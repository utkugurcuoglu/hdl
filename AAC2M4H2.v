==> flow/design.v <==
module FIFO8x9(
  input clk, rst,
  input RdPtrClr, WrPtrClr, 
  input RdInc, WrInc,
  input [8:0] DataIn,
  output reg [8:0] DataOut,
  input rden, wren
	);
  reg [8:0] fifo_array[7:0];
  reg [7:0] wrptr, rdptr;
  wire [7:0] wr_cnt, rd_cnt;
  always @(posedge clk) begin
    if (rst) begin
      wrptr <= 8'b0000;
      rdptr <= 8'b0000;
    end else if (WrPtrClr) begin
      wrptr <= 8'b0000;
    end else if (WrInc && wren) begin
      wrptr <= wrptr + 1;
    end else if (RdPtrClr) begin
      rdptr <= 8'b0000;
    end else if (RdInc && rden) begin
      rdptr <= rdptr + 1;
    end
    if (wren) begin
      fifo_array[wrptr] <= DataIn;
    end
    DataOut <= (rden) ? fifo_array[rdptr] : 9'bZZZZZZZZZ;
  end
endmodule
Reports on FIFO8x9
Tool output for the design above, in the order of the flow. Line numbers count from 1 in the design file above. Operators carry their Yosys type and port widths (W data, S select, Z words). Not given: -

Top module: FIFO8x9. Clock input: clk. Library: sky130hd. Corner: tt_025C_1v80.

After elaboration
Yosys after proc, flatten, opt, wreduce and memory -nomap, before mapping. Print and check cells are not counted. Equal cells are merged and count once. Memory sizes are those after Yosys's memory passes, which may raise the word count (mostly to a power of two), join words into wider ones and drop unused or constant bits.

For multiplexer cells the number is 8. The figure for $add $sub $neg is 2. For reduce/logical cells the number is 5. The entry for bitwise gates (word level) reads 2.

Operators with widths (number): $mux W9 (2); $add A8 B1 Y8 const B (2); $mux W8 (2); $mux W3 (3); $reduce_and A3 Y1 (1); $logic_and A1 B1 Y1 (2); $not A1 Y1 (2); $reduce_bool A2 Y1 (1); $reduce_or A2 Y1 (1); $mux W1 (1).

The entry for memories reads 1. The entry for register bits reads 25. Output and inout bits: 9. RAM bits: 72. The figure for clocked read ports x word width is 9. Bits of input ports: 17.

Memory list: fifo_array (words 8, width 9, rd ports 1, wr ports 1, RTL line 9) `reg [8:0] fifo_array[7:0];`.

Longest topological paths
Depth = most cells in a row (Yosys ltp): at word level without a register or memory, in the mapped netlist without a sequential cell, where the memories' decode and read muxes count.

Depth in word-level cells: 5. ABC_AREA: 0. For mapped depth the number is 4.

Synthesis result
Yosys stat after the flow's synthesis: flattened, memories mapped to cells. It holds for the ABC_AREA given above (unset counts as 0); a run with the other value may have another netlist.

The figure for sequential part of the area is 2522.4 um^2. The entry for buffer cells reads 6. Under cell count stands 163. Mapped area: 3378.2 um^2. The figure for flip-flop cells is 90.

Cells by type: sky130_fd_sc_hd__edfxtp_1 (number 72, area in all 2.16E+03 um^2); sky130_fd_sc_hd__mux4_1 (number 18, area in all 472.954 um^2); sky130_fd_sc_hd__dfxtp_1 (number 18, area in all 360.346 um^2); sky130_fd_sc_hd__mux2_2 (number 9, area in all 101.347 um^2); sky130_fd_sc_hd__a21oi_1 (number 7, area in all 35.034 um^2); sky130_fd_sc_hd__ha_1 (number 2, area in all 25.024 um^2); sky130_fd_sc_hd__nor3_1 (number 5, area in all 25.024 um^2); sky130_fd_sc_hd__nor2_1 (number 6, area in all 22.522 um^2); sky130_fd_sc_hd__buf_12 (number 1, area in all 20.019 um^2); sky130_fd_sc_hd__nand2b_1 (number 3, area in all 18.768 um^2); sky130_fd_sc_hd__xor2_1 (number 2, area in all 17.517 um^2); sky130_fd_sc_hd__o21ai_0 (number 3, area in all 15.014 um^2); sky130_fd_sc_hd__buf_6 (number 1, area in all 11.261 um^2); sky130_fd_sc_hd__nand2_1 (number 3, area in all 11.261 um^2); sky130_fd_sc_hd__mux2i_1 (number 1, area in all 10.01 um^2); sky130_fd_sc_hd__nand3_1 (number 2, area in all 10.01 um^2); sky130_fd_sc_hd__nand4b_1 (number 1, area in all 8.758 um^2); sky130_fd_sc_hd__a211oi_1 (number 1, area in all 7.507 um^2).

Not listed: further types 7, cells in them 8.

Path before layout
Source: OpenSTA report_checks on the synthesized netlist (no wires, ideal clock, input and output delay 20% of the period each), path of least setup slack; recovery checks are left aside. Register names are those of the netlist, which keeps one name where synthesis merged equal registers.

Path type: register to register. From: reg wrptr[2]. To: mem fifo_array[0][0]. Launch time at the first pin: 0.000 ns. The figure for library setup time is 0.387 ns. Under setup slack stands 0.204 ns. The figure for stages is 3. Delay of the path: 1.546 ns. The entry for data arrival time reads 1.159 ns. For period the number is 1.75 ns. Under required time stands 1.363 ns. The figure for period reached after synthesis is 1.546 ns.

"delay of the path" is the arrival time less input delay plus setup time. "stages": output pins that drive a net of the path, with the launching flip-flop's if there is one; two outputs of one cell count as two. "period reached after synthesis" is the clock period less the worst setup slack; recovery checks do not enter. This is arithmetic on one report: input and output delays are still those of the set period (20% each). The rows between start and end are the longest chain of elaborated cells between them; the timing report does not say that the signal goes this way. Where chains are equally long, one stands for them. A line is the first line of the expression or statement that the cell stems from. Yosys adds cells for indexed reads and writes and turns some case tables into memories. A register here has more assigning lines than the two given.

Cell sequence: sky130_fd_sc_hd__dfxtp_1 > sky130_fd_sc_hd__nand2b_1 > sky130_fd_sc_hd__nor3_1. Under cells in the longest elaborated chain stands 1.

Ends and longest elaborated chain, post-synthesis: start: declaration (RTL line 10) `reg [7:0] wrptr, rdptr;`; start: assignment (RTL line 14) `wrptr <= 8'b0000;`; start: assignment (RTL line 19) `wrptr <= wrptr + 1;`; $mux W3 (RTL line 25) `if (wren) begin`; end: declaration (RTL line 9) `reg [8:0] fifo_array[7:0];`.

Path in the finished layout
Path of least setup slack in the final report of flow run A (OpenROAD, finished layout, wires in). Where an end is a register, its clock arrival counts in the times.

Path type: register to register. From: reg (no name shown). To: reg DataOut[4]. The figure for stages is 4. Launch time at the first pin: 0.33 ns. For period the number is 1.23 ns. The entry for data arrival time reads 1.72 ns. Under required time stands 1.45 ns. Under setup slack stands -0.27 ns. The figure for library setup time is 0.11 ns.

Cell sequence: sky130_fd_sc_hd__dfxtp_4 > sky130_fd_sc_hd__clkbuf_16 > sky130_fd_sc_hd__mux4_2 > sky130_fd_sc_hd__mux2_4.

Ends and longest elaborated chain, post-layout: end: assignment (RTL line 28) `DataOut <= (rden) ? fifo_array[rdptr] : 9'bZZZZZZZZZ;`; end: declaration (RTL line 6) `output reg [8:0] DataOut,`.

Chain of elaborated cells between the ends: none given.

Hand-over note for FIFO8x9

Record of 2 stored runs of the RTL-to-layout flow on FIFO8x9, platform sky130hd. The runs are unordered. Constraints: input delay and output delay 20% of the set period each, output load 0.01 pF. "total design power" is the tool's figure for a default switching activity; nothing was simulated.

Flow run A has these settings: period_ns 1.23; CORE_UTILIZATION 16; SETUP_SLACK_MARGIN 0.16; PLACE_DENSITY 0.52; CORE_MARGIN 6; CELL_PAD_IN_SITES_GLOBAL_PLACEMENT 3; CELL_PAD_IN_SITES_DETAIL_PLACEMENT 0; ABC_AREA 0; GPL_TIMING_DRIVEN 1; CAP_MARGIN 0; MIN_ROUTING_LAYER met1; MAX_ROUTING_LAYER met5; SLEW_MARGIN 20. For the die footprint the run shows 24744.9 um^2. The measured smallest setup slack is -0.271 ns. For the area of the standard cells in the finished layout the run shows 4780.8 um^2. The chip area in the Yosys report comes to 3378.2 um^2. The final design utilization comes to 23.4 %. The measured total design power is 6.251 mW.

Flow run B has these settings: period_ns 1.33; CORE_UTILIZATION 42; SETUP_SLACK_MARGIN 0.2; PLACE_DENSITY 0.41; CELL_PAD_IN_SITES_DETAIL_PLACEMENT 0; TNS_END_PERCENT 20; ABC_AREA 0; GPL_ROUTABILITY_DRIVEN 1; CAP_MARGIN 5; CORE_MARGIN 2; SLEW_MARGIN 20. The final design utilization comes to 56.0 %. The chip area in the Yosys report comes to 3378.2 um^2. For the area of the standard cells in the finished layout the run shows 4351.7 um^2. For the die footprint the run shows 8776.9 um^2. The measured total design power is 5.521 mW. The measured smallest setup slack is -0.125 ns.

End of note.
